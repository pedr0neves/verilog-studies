==> flow/design.v <==
`timescale 1ns / 1ps
module d_ff_en_1s
(   input wire clk, rst,
    input wire en,
    input wire d,
    output reg q);
    always @(posedge clk, posedge rst) begin
        if(rst) 
            q <= 1'b0;
        else if (en)
            q <= d;
    end
endmodule
`timescale 1ns / 1ps
module register
(   input wire clk, rst,
    input wire en,
    input wire [7:0] d,
    output reg [7:0] q);
    genvar i;
    generate
        for(i = 0; i < 8; i = i + 1) begin : reg_loop
            d_ff_en_1s ff(.clk(clk), .rst(rst), .en(en), .d(d[i]), .q(q[i]));
        end
    endgenerate
endmodule
`timescale 1ns / 1ps
module register_file
#(parameter B = 8,   
            W = 2)   
(   input wire clk, rst,
    input wire wr_en,
    input wire [W-1:0] w_addr, r_addr,
    input wire [B-1:0] w_data,
    output wire [B-1:0] r_data);
    reg [B-1:0] array_reg [2**W-1:0];
    genvar i;
    generate
        for(i = 0; i < 2**W; i = i+1) begin : reg_file_lop
            register reg_inst(.clk(clk), .rst(rst), .en(wr_en & (w_addr == i)), .d(w_data), .q(array_reg[i]));
        end
    endgenerate
    assign r_data = array_reg[r_addr];
endmodule
Tool chain data of register_file:

The steps from the RTL of register_file to its reports follow in flow order.
Lines are those of the file above, counted from 1.
The mark -- stands for no value.

* top module: register_file
* clock: clk
* standard-cell library: sky130hd
* timing corner: tt_025C_1v80

Elaborated design:

Source: Yosys, flattened and elaborated. Widths are those after wreduce; folded enables and synchronous resets count as part of the registers. Registers that Yosys merges into a memory's read port (data or address) are not register bits. Print and check cells do not count. Equal cells are merged and count once.

* output and inout bits: 8
* input port bits: 15
* flip-flop bits (word level): 32
* elaborated cells: 45

* equal/unequal tests: 6
* multiplexer cells: 1
* reduce/logical cells: 2
* bitwise gates (word level): 4

Operators by type and width (count)
* 8-bit case mux with 4-bit select: 1
* 2-bit == test (second input constant): 4
* 1-bit bitwise AND: 4
* 2-bit by 1-bit == test with 1-bit output (second input constant): 2
* 2-bit zero test: 2

Logic depth:

Yosys ltp: most cells in a row. Word level: on the elaborated netlist, between registers, memories and ports. Mapped: between sequential cells and ports; inverters and the memories' decode and read muxes count.

* depth in word-level cells: 2
* ABC_AREA: 0
* depth in mapped cells: 2
* mapped depth without buffers: 2

Mapped cells and area:

The flow's flattened synthesis, as Yosys stat reports it; memories are mapped. The netlist is that of the ABC_AREA named above (0 if unset); the other value can give another one.
The area totals of this step are shown rounded.

Cells by type
* sky130_fd_sc_hd__dfrtp_1: count 32, area in all 800.768 sq um
* sky130_fd_sc_hd__mux2_2: count 32, area in all 360.346 sq um
* sky130_fd_sc_hd__mux4_2: count 8, area in all 180.173 sq um
* sky130_fd_sc_hd__nand3b_2: count 2, area in all 22.522 sq um
* sky130_fd_sc_hd__nor3b_4: count 1, area in all 18.768 sq um
* sky130_fd_sc_hd__nand3_2: count 1, area in all 10.01 sq um
* sky130_fd_sc_hd__buf_2: count 1, area in all 5.005 sq um
* sky130_fd_sc_hd__buf_1: count 1, area in all 3.754 sq um
* sky130_fd_sc_hd__inv_1: count 1, area in all 3.754 sq um

* synthesis area: 0.0014 sq mm
* buffer cells: 2
* standard cells after synthesis: 79
* flip-flop cells: 32
* area of sequential cells: 0.0008 sq mm

By module: a second synthesis without flattening, with its own total; a netlist apart from the flattened one above.

* cells (unflattened synthesis): 110
* area total of the unflattened synthesis: 0.0016 sq mm

Rows give one instance, submodules left out.

By module
* d_ff_en_1s: area 0.000044 sq mm, sequential area 0.000025 sq mm, times used 32, cells 3
* register_file: area 0.00023 sq mm, sequential area 0 sq mm, times used 1, cells 14
* register: area 0 sq mm, sequential area 0 sq mm, times used 4, cells 0

Path before layout:

Path of least setup slack by OpenSTA after synthesis, without wires, with an ideal clock, recovery checks aside; 20% of the period is set as input and as output delay. Where synthesis merged equal registers, the netlist keeps one of their names.

* kind: input to output
* start point: input r_addr[0]
* end point: output r_data[0]
* delay of the path: 0.788 ns
* launch time at the first pin: 0.264 ns
* slack: 0.004 ns
* clock period: 1.32 ns
* required time: 1.056 ns
* external input delay: 0.264 ns
* output delay: 0.264 ns
* data arrival time: 1.052 ns
* path buffers: 1
* stages on the path: 2
* synthesis period reached: 1.316 ns

"delay of the path" = arrival - input delay + setup time.
At an output port there is no setup time.
"stages on the path" counts driving pins, that of a launching flip-flop among them; a cell with two outputs on the path counts twice.
"synthesis period reached" = period - worst setup slack (recovery checks aside). The figure is calculated, with input and output delays left at 20% of the set period.
Between the ends stands the longest chain of elaborated cells between them, by number of cells; it is not shown to be the way that was timed. Of several equally long chains one is given.
Each line given opens the expression or statement behind the cell; cells for indexed reads and writes are added by Yosys, which also makes memories of some case tables.

* cells stage by stage: sky130_fd_sc_hd__buf_2 -> sky130_fd_sc_hd__mux4_2
* cells in the longest elaborated chain: 2
* elaborated cells between the ends (all ways): 5
* source lines of those cells: 1
* classes of those cells: eq/ne: 3; mux: 1; reduce/logical: 1

RTL lines, path after synthesis
* start: declaration: RTL line 33 `input wire [W-1:0] w_addr, r_addr,`
* 2-bit == test: RTL line 43 `assign r_data = array_reg[r_addr];`
* 8-bit case mux with 4-bit select: RTL line 43
* end: declaration: RTL line 35 `output wire [B-1:0] r_data);`

Timing after layout:

From the final timing report of job 1: the path of least setup slack in the routed layout; clock arrival at registers is part of the times.

* kind: input to output
* start point: input r_addr[0]
* end point: output r_data[4]
* external input delay: 0.55 ns
* stages on the path: 4
* slack: 0.74 ns
* required time: 2.21 ns
* launch time at the first pin: 0.55 ns
* data arrival time: 1.47 ns
* path buffers: 3
* output delay: 0.55 ns
* clock period: 2.76 ns

Between the ends stands the longest chain of elaborated cells between them, by number of cells; it is not shown to be the way that was timed. Of several equally long chains one is given.

* cells stage by stage: sky130_fd_sc_hd__buf_4 -> sky130_fd_sc_hd__buf_12 -> sky130_fd_sc_hd__mux4_2 -> sky130_fd_sc_hd__buf_6
* cells in the longest elaborated chain: 2
* elaborated cells between the ends (all ways): 5
* source lines of those cells: 1
* classes of those cells: eq/ne: 3; mux: 1; reduce/logical: 1

RTL lines, path post-layout
* start: declaration: RTL line 33 `input wire [W-1:0] w_addr, r_addr,`
* 2-bit == test: RTL line 43 `assign r_data = array_reg[r_addr];`
* 8-bit case mux with 4-bit select: RTL line 43
* end: declaration: RTL line 35 `output wire [B-1:0] r_data);`

Design register_file on sky130hd. What follows are 2 stored runs of the flow, each under its own settings; their order means nothing. The constraints put input and output delay at 20% of the set period each and load the outputs with 0.01 pF.
"reached clock period": clock period set for the run, less the worst setup slack. It is reckoned from that one timing run; input and output delays stay at 20% of the period that was set.
"time of the worst setup path": the worst setup path's part of the clock period (all of it between registers, 20% less for each end at a port) less its slack. A launch clock that arrives late makes it longer, a capture clock that arrives late makes it shorter.
By "total power of the final layout" is meant OpenSTA's value without simulated activity: inputs other than the clock are taken to toggle once in ten clock periods, and the tool carries that through the logic.
Measured values are rounded.

### Job 1

==> flow/run.sh <==
#!/bin/bash
# the make line also repeats the synthesis and layout settings of config.mk as NAME=value (left out here)
make -C /OpenROAD-flow-scripts/flow DESIGN_CONFIG=/design/flow/config.mk WORK_HOME=/design/flow/orfs CLKGATE_MAP_FILE= finish
==> flow/config.mk <==
export PLATFORM = sky130hd
export DESIGN_NAME = register_file
export DESIGN_NICKNAME = register_file
export VERILOG_FILES = /design/flow/design.v
export SDC_FILE = /design/flow/constraint.sdc
export NUM_CORES = 4
export LEC_CHECK = 0
export CAP_MARGIN = 20
export CELL_PAD_IN_SITES_DETAIL_PLACEMENT = 1
export CORE_MARGIN = 2
export CORE_UTILIZATION = 37
export CTS_CLUSTER_SIZE = 87
export MIN_ROUTING_LAYER = met2
export PLACE_DENSITY_LB_ADDON = 0.28
export SETUP_SLACK_MARGIN = 0.69
export SLEW_MARGIN = 0
==> flow/constraint.sdc <==
create_clock -name core_clock -period 2.76 [get_ports {clk}]
set_input_delay 0.5520 -clock core_clock [delete_from_list [all_inputs] [get_ports {clk}]]
set_output_delay 0.5520 -clock core_clock [all_outputs]
set_load 0.01 [all_outputs]

Results of job 1:
- Setup total negative slack: 0.000 ns
- Die size: 0.0043 sq mm
- Final utilization: 49%
- Time of the worst setup path: 0.91 ns
- Worst setup path type: input to output
- Reached clock period: 2.018 ns
- Worst setup slack after layout: 0.74 ns
- Std-cell area (final layout): 0.0018 sq mm
- Total power of the final layout: 1.3 mW
- Cell area after synthesis: 0.0014 sq mm

### Job 2

==> flow/run.sh <==
#!/bin/bash
# the make line also repeats the synthesis and layout settings of config.mk as NAME=value (left out here)
make -C /OpenROAD-flow-scripts/flow DESIGN_CONFIG=/design/flow/config.mk WORK_HOME=/design/flow/orfs CLKGATE_MAP_FILE= finish
==> flow/config.mk <==
export PLATFORM = sky130hd
export DESIGN_NAME = register_file
export DESIGN_NICKNAME = register_file
export VERILOG_FILES = /design/flow/design.v
export SDC_FILE = /design/flow/constraint.sdc
export NUM_CORES = 4
export LEC_CHECK = 0
export CAP_MARGIN = 20
export CORE_MARGIN = 2
export CORE_UTILIZATION = 26
export SLEW_MARGIN = 20
==> flow/constraint.sdc <==
create_clock -name core_clock -period 1.56 [get_ports {clk}]
set_input_delay 0.3120 -clock core_clock [delete_from_list [all_inputs] [get_ports {clk}]]
set_output_delay 0.3120 -clock core_clock [all_outputs]
set_load 0.01 [all_outputs]

Results of job 2:
- Setup total negative slack: -0.18 ns
- Die size: 0.006 sq mm
- Final utilization: 38%
- Time of the worst setup path: 1.29 ns
- Worst setup path type: register to output
- Reached clock period: 1.600 ns
- Worst setup slack after layout: -0.040 ns
- Std-cell area (final layout): 0.002 sq mm
- Total power of the final layout: 2.5 mW
- Cell area after synthesis: 0.0014 sq mm
