==> flow/design.v <==
`timescale 1ns / 1ps
module fib(
    input wire clk, rst,
    input wire start,
    input wire [4:0] i,
    output reg ready, done_tick,
    output wire [19:0] f);
    localparam [1:0] idle   = 2'b00,
                     op     = 2'b01,
                     done   = 2'b10;
    localparam N = 20;
    reg [4:0] n_reg, n_next;
    reg [N-1:0] t0_reg, t0_next, t1_reg, t1_next;
    reg [1:0] state_next, state_reg;
    always @(posedge clk, posedge rst) begin
        state_reg <= state_next;
        if(rst) begin
            state_reg <= idle;
        end
    end
    always @(posedge clk, posedge rst) begin
        t0_reg <= t0_next;
        if(rst) begin
            t0_reg <= {N{1'b0}};
        end
    end
    always @(posedge clk, posedge rst) begin
        t1_reg <= t1_next;
        if(rst) begin
            t1_reg <= {N{1'b0}};
        end
    end
    always @(posedge clk, posedge rst) begin
        n_reg <= n_next;
        if(rst) begin
            n_reg <= 5'b00000;
        end
    end
    always @* begin
        state_next = state_reg;
        t0_next = t0_reg;
        t1_next = t1_reg;
        n_next = n_reg;
        done_tick = 1'b0;
        ready = 1'b0;
        case(state_reg)
            idle: 
                begin
                    ready = 1'b1;
                    if(start) begin
                        t0_next = 0;
                        t1_next = 20'd1;
                        n_next  = i;
                        state_next = op;
                    end
                end
            op: 
                begin
                    if(n_reg==0) begin
                        state_next = done;
                        t1_next = 0;
                    end else if (n_reg==1) begin
                        state_next = done;
                    end else begin
                        t1_next = t1_reg + t0_reg;
                        t0_next = t1_reg;
                        n_next = n_reg - 1'b1;
                    end
                end
            done: 
                begin
                    done_tick = 1'b1;
                    state_next = idle;
                end
            default: state_next = idle;
        endcase
    end
    assign f = t1_reg;
endmodule
Reports on fib. The steps from the RTL of fib to its reports follow in flow order. Line numbers count from 1 in the design file above. Operators: Yosys type, input widths -> output width; for muxes data width and select width s. Library cell names are shortened. A cell with -- has no value.

Top: fib. Clock: clk. Standard-cell library: sky130hd. Corner: tt_025C_1v80.

Word level. Counts by Yosys on the flattened word-level netlist (proc, flatten, opt, wreduce; memories kept). Register bits leave out memories and registers merged into their read ports (data or address). Print and check cells are left out. Cells with the same type and inputs are merged into one.

Cells after elaboration: 38. The figure for input bits is 8. For output and inout port bits the number is 22. The entry for register bits reads 47.

The entry for add/sub/neg operators reads 2. Under muxes and demuxes stands 18. Under eq/ne operators stands 8. Reductions and logical operators: 6.

Operators by type and width (number): $mux 20 (6); $pmux 20 s2 (2); $add 20x20->20 (1); $mux 5 (3); $pmux 5 s2 (1); $ne 2x2->1 const B (3); $ne 3x3->1 const B (2); $mux 2 (3); $sub 5x1->5 const B (1); $eq 5x1->1 const B (1); $logic_not 5->1 (1); $reduce_and 4->1 (1); $pmux 2 s2 (1); $reduce_and 3->1 (1); $eq 2x1->1 const B (1); $eq 2x2->1 const B (1); $logic_not 2->1 (1); $reduce_and 2->1 (1); $reduce_bool 2->1 (1); $mux 1 (2).

Longest topological paths. Yosys ltp: most cells in a row. Word level: on the elaborated netlist, between registers, memories and ports. Mapped: between sequential cells and ports; inverters and the memories' decode and read muxes count.

For depth in word-level cells the number is 4. Under ABC_AREA stands 0. The figure for depth in mapped cells is 9. Under gate-level depth less buffers stands 8.

Synthesis result. The flow's flattened synthesis, as Yosys stat reports it; memories are mapped. The netlist is that of the ABC_AREA named above (0 if unset); the other value can give another one.

Cells by type: dfrtp_1 (number 47, area in all 1.18E+03 µm²); nand2_1 (number 77, area in all 289.027 µm²); ha_1 (number 22, area in all 275.264 µm²); nand3_1 (number 30, area in all 150.144 µm²); a21oi_1 (number 22, area in all 110.106 µm²); o21ai_1 (number 19, area in all 95.091 µm²); nor2_1 (number 17, area in all 63.811 µm²); o21ai_0 (number 9, area in all 45.043 µm²); o31ai_1 (number 6, area in all 45.043 µm²); xnor2_1 (number 5, area in all 43.792 µm²); mux2i_1 (number 4, area in all 40.038 µm²); a21o_1 (number 5, area in all 37.536 µm²); nand4_1 (number 6, area in all 37.536 µm²); buf_2 (number 7, area in all 35.034 µm²); xor2_1 (number 4, area in all 35.034 µm²); nand2b_1 (number 5, area in all 31.28 µm²); a2111oi_4 (number 1, area in all 27.526 µm²); dfstp_2 (number 1, area in all 26.275 µm²).

Other cell types: 34; their cells: 64.

Under chip area (Yosys) stands 3021.6 µm². Under flip-flop cells stands 48. Buffers: 15. For sequential part of the area the number is 1202.4 µm². Under standard cells after synthesis stands 351.

Worst setup path after synthesis. Path of least setup slack by OpenSTA after synthesis, without wires, with an ideal clock, recovery checks aside; 20% of the period is set as input and as output delay. Where synthesis merged equal registers, the netlist keeps one of their names.

Kind: register -> register. Start point: register t1_reg[0]. End point: register t1_reg[14]. Under clock period stands 4.89 ns. Under setup time stands 0.142 ns. The entry for delay of the path reads 2.170 ns. The figure for time at the first pin is 0.000 ns. The figure for path buffers is 0. For required time the number is 4.748 ns. Under arrival stands 2.028 ns. Path slack: 2.720 ns. For stages on the path the number is 9. The entry for synthesis period reached reads 2.17 ns.

"delay of the path" = arrival - input delay + setup time. "stages on the path": output pins that drive a net of the path, with the launching flip-flop's if there is one; two outputs of one cell count as two. "synthesis period reached" = period - worst setup slack (recovery checks aside). The figure is calculated, with input and output delays left at 20% of the set period. The rows between start and end are the longest chain of elaborated cells between them; the timing report does not say that the signal goes this way. Where chains are equally long, one stands for them. Each line given opens the expression or statement behind the cell; cells for indexed reads and writes are added by Yosys, which also makes memories of some case tables.

Cells stage by stage: dfrtp_1 > ha_1 > fa_1 > a21oi_1 > nor2_1 > o21ai_1 > nand2_1 > o311ai_0 > o211ai_1. The figure for cells in the longest elaborated chain is 4. The entry for elaborated cells between the ends (all ways) reads 4. The figure for RTL lines with such cells is 4. Those cells by class: 1 x add/sub; 3 x mux.

Ends and longest elaborated chain, post-synthesis: start, declared (RTL line 13) `reg [N-1:0] t0_reg, t0_next, t1_reg, t1_next;`; start, assigned (RTL line 28) `t1_reg <= t1_next;`; start, assigned (RTL line 30) `t1_reg <= {N{1'b0}};`; $add 20x20->20 (RTL line 65) `t1_next = t1_reg + t0_reg;`; $mux 20 (RTL line 62) `end else if (n_reg==1) begin`; $mux 20 (RTL line 59) `if(n_reg==0) begin`; $pmux 20 s2 (RTL line 46) `case(state_reg)`; end, assigned (RTL line 28); end, assigned (RTL line 30); end, declared (RTL line 13).

Path in the finished layout. Path of least setup slack in the final report of flow run 1 (OpenROAD, finished layout, wires in). Where an end is a register, its clock arrival counts in the times.

Kind: register -> register. Start point: register t0_reg[16]. End point: register t1_reg[19]. Under clock period stands 1.35 ns. Under arrival stands 2.31 ns. For required time the number is 1.57 ns. For stages on the path the number is 8. Path slack: -0.74 ns. The figure for time at the first pin is 0.30 ns. The figure for path buffers is 0. Under setup time stands 0.07 ns.

The rows between start and end are the longest chain of elaborated cells between them; the timing report does not say that the signal goes this way. Where chains are equally long, one stands for them.

Cells stage by stage: dfrtp_1 > ha_4 > a2111oi_4 > o221ai_2 > o211ai_2 > a31oi_1 > or4b_4 > o211ai_2. The figure for cells in the longest elaborated chain is 4. The entry for elaborated cells between the ends (all ways) reads 4. The figure for RTL lines with such cells is 4. Those cells by class: 1 x add/sub; 3 x mux.

Ends and longest elaborated chain, post-layout: start, declared (RTL line 13) `reg [N-1:0] t0_reg, t0_next, t1_reg, t1_next;`; start, assigned (RTL line 22) `t0_reg <= t0_next;`; start, assigned (RTL line 24) `t0_reg <= {N{1'b0}};`; $add 20x20->20 (RTL line 65) `t1_next = t1_reg + t0_reg;`; $mux 20 (RTL line 62) `end else if (n_reg==1) begin`; $mux 20 (RTL line 59) `if(n_reg==0) begin`; $pmux 20 s2 (RTL line 46) `case(state_reg)`; end, assigned (RTL line 28) `t1_reg <= t1_next;`; end, assigned (RTL line 30) `t1_reg <= {N{1'b0}};`; end, declared (RTL line 13).

Subject: flow runs of fib

Hi,

Flow measurements of fib on sky130hd: 2 stored runs with different settings, listed in no order. Input and output delays are each 20% of the period that was set; the output load is 0.01 pF. "reached clock period": clock period set for the run, less the worst setup slack. It is reckoned from that one timing run; input and output delays stay at 20% of the period that was set. By "time used up by the worst setup path" is meant the share of the clock period that the worst setup path is allowed (20% is reserved at inputs, 20% at outputs), minus its slack. Clock arrival times at its registers enter into it. "total power of the final layout": no workload was simulated; the value follows from the tool's default switching activity.

Files of flow run 1:
==> flow/run.sh <==
#!/bin/bash
# the make line also repeats the synthesis and layout settings of config.mk as NAME=value (left out here)
make -C /OpenROAD-flow-scripts/flow DESIGN_CONFIG=/design/flow/config.mk WORK_HOME=/design/flow/orfs CLKGATE_MAP_FILE= finish
==> flow/config.mk <==
export PLATFORM = sky130hd
export DESIGN_NAME = fib
export DESIGN_NICKNAME = fib
export VERILOG_FILES = /design/flow/design.v
export SDC_FILE = /design/flow/constraint.sdc
export NUM_CORES = 4
export LEC_CHECK = 0
export CAP_MARGIN = 20
export CORE_MARGIN = 2
export CORE_UTILIZATION = 38
export MAX_ROUTING_LAYER = met5
export PLACE_DENSITY_LB_ADDON = 0.07
export SLEW_MARGIN = 10
export TNS_END_PERCENT = 70
==> flow/constraint.sdc <==
create_clock -name core_clock -period 1.35 [get_ports {clk}]
set_input_delay 0.2700 -clock core_clock [delete_from_list [all_inputs] [get_ports {clk}]]
set_output_delay 0.2700 -clock core_clock [all_outputs]
set_load 0.01 [all_outputs]

Results of flow run 1. The total power of the final layout reads 15.360 mW. The measured die footprint is 8680.6 µm². For the setup slack of the worst path the run shows -0.738 ns. The reached clock period is 2.088 ns. The time used up by the worst setup path stands at 2.09 ns. Critical path kind: register -> register. The final setup TNS reads -15.498 ns. The synthesized cell area stands at 3021.6 µm². The standard-cell area after layout is 5366.4 µm². The post-route utilization comes to 0.694.

Files of flow run 2:
==> flow/run.sh <==
#!/bin/bash
# the make line also repeats the synthesis and layout settings of config.mk as NAME=value (left out here)
make -C /OpenROAD-flow-scripts/flow DESIGN_CONFIG=/design/flow/config.mk WORK_HOME=/design/flow/orfs CLKGATE_MAP_FILE= finish
==> flow/config.mk <==
export PLATFORM = sky130hd
export DESIGN_NAME = fib
export DESIGN_NICKNAME = fib
export VERILOG_FILES = /design/flow/design.v
export SDC_FILE = /design/flow/constraint.sdc
export NUM_CORES = 4
export LEC_CHECK = 0
export CAP_MARGIN = 20
export CORE_MARGIN = 5
export CORE_UTILIZATION = 51
export MAX_ROUTING_LAYER = met5
export MIN_ROUTING_LAYER = met2
export PLACE_DENSITY = 0.88
export SETUP_SLACK_MARGIN = 0.87
export SLEW_MARGIN = 20
==> flow/constraint.sdc <==
create_clock -name core_clock -period 3.08 [get_ports {clk}]
set_input_delay 0.6160 -clock core_clock [delete_from_list [all_inputs] [get_ports {clk}]]
set_output_delay 0.6160 -clock core_clock [all_outputs]
set_load 0.01 [all_outputs]

Results of flow run 2. The synthesized cell area stands at 3021.6 µm². The final setup TNS reads 0.000 ns. The total power of the final layout reads 4.823 mW. The post-route utilization comes to 0.662. For the setup slack of the worst path the run shows 0.860 ns. The measured die footprint is 7563.8 µm². The time used up by the worst setup path stands at 2.22 ns. Critical path kind: register -> register. The standard-cell area after layout is 3872.5 µm². The reached clock period is 2.220 ns.

Regards
